==> flow/design.v <==
`timescale 1ns / 1ps
module LIFO(
input rw,clk,
input [3:0] data_in,
output full,empty,
output reg [3:0] data_out
    );
reg [3:0] stack [0:7];
reg [2:0] counter = 3'd0;
reg fulll=1'b0,emptyy=1'b1;
initial
begin
stack[0]= 4'b0;
stack[1]= 4'b0;
stack[2]= 4'b0;
stack[3]= 4'b0;
stack[4]= 4'b0;
stack[5]= 4'b0;
stack[6]= 4'b0;
stack[7]= 4'b0;
data_out= 4'b0;
end 
always@(posedge clk)
begin
if (counter == 3'd7)
fulll <= 1'b1;
else
fulll <= 1'b0;
if (counter == 3'd0)
emptyy <= 1'b1;
else
emptyy <= 1'b0;
if (rw && (~fulll))
begin
stack [counter]<= data_in;
if (counter < 3'd7)
begin
counter <= counter + 3'd1;
end
end
if (~rw && (~emptyy))
begin
data_out <= stack[counter];
if (counter > 3'd0)
begin
counter <= counter - 3'd1;
end
end
end
assign full= fulll;
assign empty= emptyy;
endmodule
## Reports on LIFO

What the tools print for LIFO, step after step.
Lines are those of the file above, counted from 1.
Library cell names are shortened.
The mark -- stands for no value.

- Top: LIFO
- Clock port: clk
- Library: sky130hd
- Library corner: tt_025C_1v80

## Word-level counts

Source: Yosys, flattened and elaborated, memories not mapped. Widths are those after wreduce; folded enables and synchronous resets count as part of the registers. Registers that Yosys merges into a memory's read port (data or address) are not register bits. Print and check cells do not count. Equal cells are merged and count once.
Yosys's memory passes give these memory sizes; they may raise the number of words (mostly to a power of two), join words into wider ones and drop unused or constant bits.

- Bits in writable memories: 32
- Register bits: 5
- Input bits: 6
- Clocked read ports x word width: 4
- Memories: 1

Memories:

| memory | depth | bits a word | rd ports | write ports | RTL line | RTL |
|---|---|---|---|---|---|---|
| stack | 8 | 4 | 1 | 1 | 8 | `reg [3:0] stack [0:7];` |

- Reduce/logical cells: 3
- Bitwise gates (word level): 3
- $add $sub $neg: 2
- Eq/ne operators: 1
- Magnitude comparators: 2
- Mux-type cells: 9

Operator list:

| operator | number |
|---|---|
| 3-bit two-way mux | 5 |
| 4-bit two-way mux | 1 |
| 1-bit inverter | 3 |
| 3-bit by 1-bit adder with 3-bit output (second input constant) | 1 |
| 3-bit by 1-bit subtractor with 3-bit output (second input constant) | 1 |
| 3-bit by 1-bit greater-than comparator with 1-bit output (second input constant) | 1 |
| 3-bit < comparator (second input constant) | 1 |
| 3-bit == test (second input constant) | 1 |
| 3-bit logical NOT | 1 |
| 1-bit two-way mux | 3 |
| 1-bit logical AND | 2 |

## Longest topological paths

Yosys ltp: most cells in a row. Word level: on the elaborated netlist, between registers, memories and ports. Mapped: between sequential cells and ports; inverters and the memories' decode and read muxes count.

- Depth after elaboration: 5
- ABC_AREA: 0
- Gate-level depth with buffers: 8
- Mapped depth without buffers: 6

## Synthesis result

Yosys stat after the flow's synthesis: flattened, memories mapped to cells. It holds for the ABC_AREA given above (unset counts as 0); a run with the other value may have another netlist.
The area totals of this step are shown rounded.

- Mapped flip-flops: 41
- Buffer cells: 5
- Synthesis area: 1710 um^2
- Sequential area: 1180 um^2
- Cell count: 94

Cell types:

| cell | number | area in all (um^2) |
|---|---|---|
| edfxtp_1 | 36 | 1.08E+03 |
| mux4_1 | 4 | 105.101 |
| dfxtp_1 | 5 | 100.096 |
| mux4_2 | 4 | 90.086 |
| mux2_4 | 4 | 60.058 |
| ha_1 | 4 | 50.048 |
| nor3_1 | 5 | 25.024 |
| buf_12 | 1 | 20.019 |
| nand2_1 | 5 | 18.768 |
| nor2_1 | 5 | 18.768 |
| nand2b_1 | 2 | 12.512 |
| buf_6 | 1 | 11.261 |
| inv_1 | 3 | 11.261 |
| buf_2 | 2 | 10.01 |
| a221oi_1 | 1 | 8.758 |
| a311oi_1 | 1 | 8.758 |
| o22a_1 | 1 | 8.758 |
| o2bb2ai_1 | 1 | 8.758 |

Not listed: further types 9, cells in them 9.

## Path before layout

Source: OpenSTA report_checks on the synthesized netlist (no wires, ideal clock, input and output delay 20% of the period each), path of least setup slack; recovery checks are left aside. Register names are those of the netlist, which keeps one name where synthesis merged equal registers.

- Path kind: register -> register
- Start: register counter[0]
- End: register data_out[0]
- Delay of the path: 1.559 ns
- Setup time: 0.260 ns
- Buffers on the path: 2
- Stages on the path: 5
- Path slack: 0.661 ns
- Arrival: 1.299 ns
- Clock period: 2.22 ns
- Synthesis period reached: 1.559 ns

"delay of the path" is the arrival time less input delay plus setup time.
"stages on the path": output pins that drive a net of the path, with the launching flip-flop's if there is one; two outputs of one cell count as two.
"synthesis period reached" = period - worst setup slack (recovery checks aside). The figure is calculated, with input and output delays left at 20% of the set period.

- Cell sequence: dfxtp_1 > buf_6 > buf_12 > mux4_2 > mux2_4

RTL lines, path after synthesis:

| element | RTL line | RTL |
|---|---|---|
| start: declaration | 9 | `reg [2:0] counter = 3'd0;` |
| start: assignment | 38 | `counter <= counter + 3'd1;` |
| start: assignment | 46 | `counter <= counter - 3'd1;` |
| end: declaration | 6 | `output reg [3:0] data_out` |

Chain of elaborated cells between the ends: none given.

## Timing after layout

From the final timing report of job 1: the path of least setup slack in the routed layout; clock arrival at registers is part of the times.

- Path kind: register -> register
- Start: register counter[0]
- End: register data_out[2]
- Buffers on the path: 1
- Arrival: 1.65 ns
- Setup time: 0.23 ns
- Clock period: 1.14 ns
- Path slack: -0.40 ns
- Stages on the path: 4

- Cell sequence: dfxtp_4 > buf_8 > mux4_2 > mux2_4

RTL lines, path after layout:

| element | RTL line | RTL |
|---|---|---|
| start: declaration | 9 | `reg [2:0] counter = 3'd0;` |
| start: assignment | 38 | `counter <= counter + 3'd1;` |
| start: assignment | 46 | `counter <= counter - 3'd1;` |
| end: declaration | 6 | `output reg [3:0] data_out` |

Chain of elaborated cells between the ends: none given.

Ticket comment

Top module LIFO; platform sky130hd; tools Yosys and OpenROAD; 2 stored runs in no particular order. Input and output delays are each 20% of the period that was set; the output load is 0.01 pF.
By "time of the worst setup path" is meant the share of the clock period that the worst setup path is allowed (20% is reserved at inputs, 20% at outputs), minus its slack. Clock arrival times at its registers enter into it.
"total design power" is the tool's figure for a default switching activity; nothing was simulated.
Results are given in rounded form.

### Job 1

Settings: `period_ns=1.14`, `CORE_UTILIZATION=47`, `SETUP_SLACK_MARGIN=0.07`, `PLACE_DENSITY=0.56`, `CELL_PAD_IN_SITES_DETAIL_PLACEMENT=0`, `TNS_END_PERCENT=55`, `GPL_TIMING_DRIVEN=1`, `CAP_MARGIN=5`, `SLEW_MARGIN=10`, `CORE_MARGIN=2`

- Synthesized cell area: 1710 um^2
- Area of the die: 4130 um^2
- Standard-cell area after layout: 2330 um^2
- Post-route utilization: 68.2 %
- Lowest setup slack: -0.402 ns
- Setup total negative slack: -11.2 ns
- Worst hold slack: 0.503 ns
- Total design power: 6160 µW
- Time of the worst setup path: 1.54 ns
- Kind of the worst setup path: register -> register

### Job 2

Settings: `period_ns=2.07`, `CORE_UTILIZATION=16`, `PLACE_DENSITY_LB_ADDON=0.16`, `CORE_MARGIN=7`, `CELL_PAD_IN_SITES_DETAIL_PLACEMENT=1`, `ABC_AREA=1`, `SLEW_MARGIN=15`, `CAP_MARGIN=20`

- Synthesized cell area: 1810 um^2
- Area of the die: 14500 um^2
- Standard-cell area after layout: 2270 um^2
- Post-route utilization: 20.8 %
- Lowest setup slack: 0.445 ns
- Setup total negative slack: 0.000 ns
- Worst hold slack: 0.590 ns
- Total design power: 3100 µW
- Time of the worst setup path: 1.21 ns
- Kind of the worst setup path: input -> register
